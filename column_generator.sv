==> flow/design.v <==
module column_generator #(GRID_DIM=16, ADDRESS_WIDTH=$clog2(GRID_DIM*GRID_DIM))
								 (input Clk, start,
								  input [ADDRESS_WIDTH-1:0] count_init,
								  output [ADDRESS_WIDTH-1:0] column);
logic busy;
logic valid;
logic dbz;
logic ovf;
logic signed [ADDRESS_WIDTH-1:0] divisor;
logic signed col;
logic signed q;
assign column = col;
assign divisor = GRID_DIM;
fp_div #(.WIDTH(ADDRESS_WIDTH), .FBITS(0)) divider (.clk(Clk), .start(start), .busy(busy),
         .valid(valid), .dbz(dbz), .ovf(ovf), .x(count_init), .y(divisor), .q(q), .r(col));
endmodule
module fp_div #(
    parameter WIDTH=32,   
    parameter FBITS=24    
    ) (
    input wire logic clk,
    input wire logic start,           
    output     logic busy,            
    output     logic valid,           
    output     logic dbz,             
    output     logic ovf,             
    input wire logic signed [WIDTH-1:0] x,   
    input wire logic signed [WIDTH-1:0] y,   
    output		logic signed [WIDTH-1:0] q,   
    output     logic signed [WIDTH-1:0] r    
    );
    localparam FBITSW = (FBITS) ? FBITS : 1;
    logic signed [WIDTH-1:0] y1;            
    logic [WIDTH-1:0] q1, q1_next;   
    logic [WIDTH:0] ac, ac_next;     
    localparam ITER = WIDTH+FBITS;   
    logic [$clog2(ITER)-1:0] i;      
	 logic negate;
	 logic signed [WIDTH-1:0] x1;
	 assign negate = x[WIDTH-1] ^ y[WIDTH-1];  
	 assign x1 = (x > 0) ? x : -x;
	 assign y1 = (y > 0) ? y : -y;
    always_comb begin
        if (ac >= {1'b0,y1}) begin
            ac_next = ac - y1;
            {ac_next, q1_next} = {ac_next[WIDTH-1:0], q1, 1'b1};
        end else begin
            {ac_next, q1_next} = {ac, q1} << 1;
        end
    end
    always_ff @(posedge clk) begin
        if (start) begin
            valid <= 0;
            ovf <= 0;
            i <= 0;
            if (y == 0) begin   
                busy <= 0;
                dbz <= 1;
            end else begin
                busy <= 1;
                dbz <= 0;
                {ac, q1} <= {{WIDTH{1'b0}}, x1, 1'b0};  
            end
        end else if (busy) begin
            if (i == ITER-1) begin   
                busy <= 0;
                valid <= 1;
                r <= ac_next[WIDTH:1];   
					 if (!negate) begin
						q <= q1_next;
					 end else begin
						q <= ~q1_next + 1;
					 end
            end else if (i == WIDTH-1 && q1_next[WIDTH-1:WIDTH-FBITSW]) begin  
                busy <= 0;
                ovf <= 1;
                q <= 0;
                r <= 0;
            end else begin   
                i <= i + 1;
                ac <= ac_next;
                q1 <= q1_next;
            end
        end
    end
endmodule
# Step by step through the tools: column_generator
# Tool output for the design above, in the order of the flow.
# Lines are those of the file above, counted from 1.
# Operators: Yosys type, input widths -> output width; for muxes data width and select width s.
# Library cell names are shortened.
inputs:
  top_module: "column_generator"
  clock: "Clk"
  lib: "sky130hd"
  lib_corner: "tt_025C_1v80"

# Word level
# Yosys after proc, flatten, opt, wreduce and memory -nomap, before mapping. Memory bits, and registers merged into a memory's read port (data or address), are not among the register bits. Print and check cells are not counted. Equal cells are merged and count once.
bits:
  inputBits: 10
  wordCells: 39
  reg_bits: 22
op_classes:
  bitwise: 3
  muxes: 15
  eq_ne: 3
  n_addsub: 3
  n_reduce_logical: 6
  cmp: 2
ops:
  columns: ["operator", "n"]
  rows:
  - ["$mux 8", 5]
  - ["$mux 9", 3]
  - ["$mux 17", 1]
  - ["$reduce_and 3->1", 3]
  - ["$ge 9x5->1 const B", 1]
  - ["$gt 8x1->1 const B", 1]
  - ["$sub 8x5->8 const B", 1]
  - ["$neg 8->8", 1]
  - ["$mux 1", 6]
  - ["$ne 2x2->1 const B", 2]
  - ["$reduce_bool 2->1", 2]
  - ["$not 1->1", 3]
  - ["$add 3x1->3 const B", 1]
  - ["$eq 3x3->1 const B", 1]
  - ["$logic_and 1x1->1", 1]

# Depth
# Depth = most cells in a row (Yosys ltp): at word level without a register or memory, in the mapped netlist without a sequential cell, where the memories' decode and read muxes count.
depth:
  word_depth: 7
  abc_area: 0
  depth_mapped: 7

# Synthesis result
# The flow's flattened synthesis, as Yosys stat reports it; memories are mapped. The netlist is that of the ABC_AREA named above (0 if unset); the other value can give another one.
mapped:
  ffs: 22
  mapped_area_mm2: 0.0011774
  stdcells: 129
types:
  columns: ["cell_type", "n", "type_area_um2"]
  rows:
  - ["edfxtp_1", 9, 270.259]
  - ["dfxtp_1", 13, 260.25]
  - ["nand2_1", 23, 86.333]
  - ["ha_1", 5, 62.56]
  - ["buf_4", 7, 52.55]
  - ["a21oi_1", 10, 50.048]
  - ["xnor2_1", 4, 35.034]
  - ["inv_1", 8, 30.029]
  - ["nand2b_1", 4, 25.024]
  - ["o211ai_1", 3, 22.522]
  - ["mux2i_1", 2, 20.019]
  - ["o22ai_1", 3, 18.768]
  - ["a31o_2", 2, 17.517]
  - ["a21boi_0", 2, 15.014]
  - ["nor2_1", 4, 15.014]
  - ["nor3_1", 3, 15.014]
  - ["nor3b_1", 2, 15.014]
  - ["nor4_1", 2, 12.512]
# Not listed: further types 18, cells in them 23.
# By module: a second synthesis without flattening, with its own total; a netlist apart from the flattened one above.
unflattened:
  hier_cells: 261
  area_unflattened_mm2: 0.0025524
# Rows give one instance, submodules left out.
modules:
  columns: ["mod", "area_mm2", "n_inst", "cells", "mod_seq_area_mm2"]
  rows:
  - ["fp_div", 0.0024924, 1, 252, 0.0011411]
  - ["column_generator", 0.0000601, 1, 9, 0]

# Timing after synthesis
# OpenSTA on the mapped netlist: ideal clock, no wires. The path of least setup slack (recovery checks aside). Input and output delay are each 20% of the period. Register names are those of the netlist, which keeps one name where synthesis merged equal registers.
synth_path:
  path_kind: "reg2reg"
  start: "register divider.i[0]"
  end: "register divider.ac[0]"
  slack_ns: 0.060
  required_ns: 1.187
  period_ns: 1.53
  arrival_ns: 1.127
  path_delay_ns: 1.470
  driving_pins: 5
  period_less_setup_slack_ns: 1.47
# "path_delay_ns" is the arrival time less input delay plus setup time.
# "driving_pins": output pins that drive a net of the path, with the launching flip-flop's if there is one; two outputs of one cell count as two.
# "period_less_setup_slack_ns" is the clock period less the worst setup slack; recovery checks do not enter. This is arithmetic on one report: input and output delays are still those of the set period (20% each).
# Between the ends stands the longest chain of elaborated cells between them, by number of cells; it is not shown to be the way that was timed. Of several equally long chains one is given.
# Each line given opens the expression or statement behind the cell; cells for indexed reads and writes are added by Yosys, which also makes memories of some case tables.
# Only ways into the end's enable, where the timed path ends, are counted here.
synth_via:
  path_cell_list: "dfxtp_1 ha_1 ha_1 nand2b_1 nand2b_1"
  elab_chain_cells: 4
synth_lines:
  columns: ["item", "line", "source"]
  rows:
  - ["start, declared", 37, "logic [$clog2(ITER)-1:0] i;"]
  - ["start, assigned", 55, "i <= 0;"]
  - ["start, assigned", 80, "i <= i + 1;"]
  - ["$eq 3x3->1", 74, "end else if (i == WIDTH-1 && q1_next[WIDTH-1:WIDTH-FBITSW]) begin"]
  - ["$logic_and 1x1->1", 74, null]
  - ["$ne 2x2->1", null, null]
  - ["$reduce_and 3->1", null, null]
  - ["end, assigned", 81, "ac <= ac_next;"]
  - ["end, declared", 35, "logic [WIDTH:0] ac, ac_next;"]

# Worst path after layout
# Path of least setup slack in the final report of run 1 (OpenROAD, finished layout, wires in). Where an end is a register, its clock arrival counts in the times.
layout_path:
  path_kind: "reg2out"
  start: "register divider.r[0]"
  end: "output column[3]"
  required_ns: 1.26
  period_ns: 1.57
  slack_ns: 0.05
  driving_pins: 3
  arrival_ns: 1.20
layout_via:
  path_cell_list: "edfxtp_1 buf_4 dlygate4sd2_1"
  elab_chain_cells: 0
layout_lines:
  columns: ["item", "line", "source"]
  rows:
  - ["start, declared", 30, "output     logic signed [WIDTH-1:0] r"]
  - ["start, assigned", 68, "r <= ac_next[WIDTH:1];"]
  - ["start, assigned", 78, "r <= 0;"]
  - ["end, declared", 4, "output [ADDRESS_WIDTH-1:0] column);"]

# Measured data: module column_generator, platform sky130hd, 2 stored runs of the flow under differing settings, order arbitrary. Input and output delays are each 20% of the period that was set; the output load is 0.01 pF.
# "achieved_clock_period_ns" = clock period - worst setup slack. The figure is calculated, with input and output delays left at 20% of the set period.
# "critical_path_time_ns" is the time allowed to the run's worst setup path (the clock period less input and output delay, where it has them) less its slack. Clock arrival times count: a late capture clock shortens it, a late launch clock lengthens it.
# "power_total_uw" rests on the timing tool's default activity at the inputs, not on a simulated workload.
runs:
  - name: "run 1"
    settings:
      period_ns: 1.57
      CAP_MARGIN: 20
      CORE_MARGIN: 2
      CORE_UTILIZATION: 40
      SLEW_MARGIN: 20
    results:
      timing.setup.tns_ns: 0.000
      design_die_area_mm2: 0.0033937
      worstSetupSlack_ns: 0.051
      critical_path_time_ns: 1.20
      critical_path_kind: "reg2out"
      achieved_clock_period_ns: 1.519
      power_total_uw: 1522
      worst_hold_slack_ns: 0.470
      synthesis_area_mm2: 0.0011774
      fin_util_frac: 0.579
      stdcell_area_mm2: 0.0016103
  - name: "run 2"
    settings:
      period_ns: 2.65
      CORE_UTILIZATION: 38
      PLACE_DENSITY_LB_ADDON: 0.17
      CELL_PAD_IN_SITES_GLOBAL_PLACEMENT: 1
      CELL_PAD_IN_SITES_DETAIL_PLACEMENT: 0
      ABC_AREA: 0
      GPL_TIMING_DRIVEN: 0
      SLEW_MARGIN: 30
      MIN_ROUTING_LAYER: "met1"
      MAX_ROUTING_LAYER: "met4"
      CAP_MARGIN: 20
      CORE_MARGIN: 2
    results:
      design_die_area_mm2: 0.0035593
      worstSetupSlack_ns: 0.688
      critical_path_time_ns: 1.43
      critical_path_kind: "reg2out"
      timing.setup.tns_ns: 0.000
      fin_util_frac: 0.471
      stdcell_area_mm2: 0.0014151
      power_total_uw: 798.9
      synthesis_area_mm2: 0.0011774
      worst_hold_slack_ns: 0.465
      achieved_clock_period_ns: 1.962
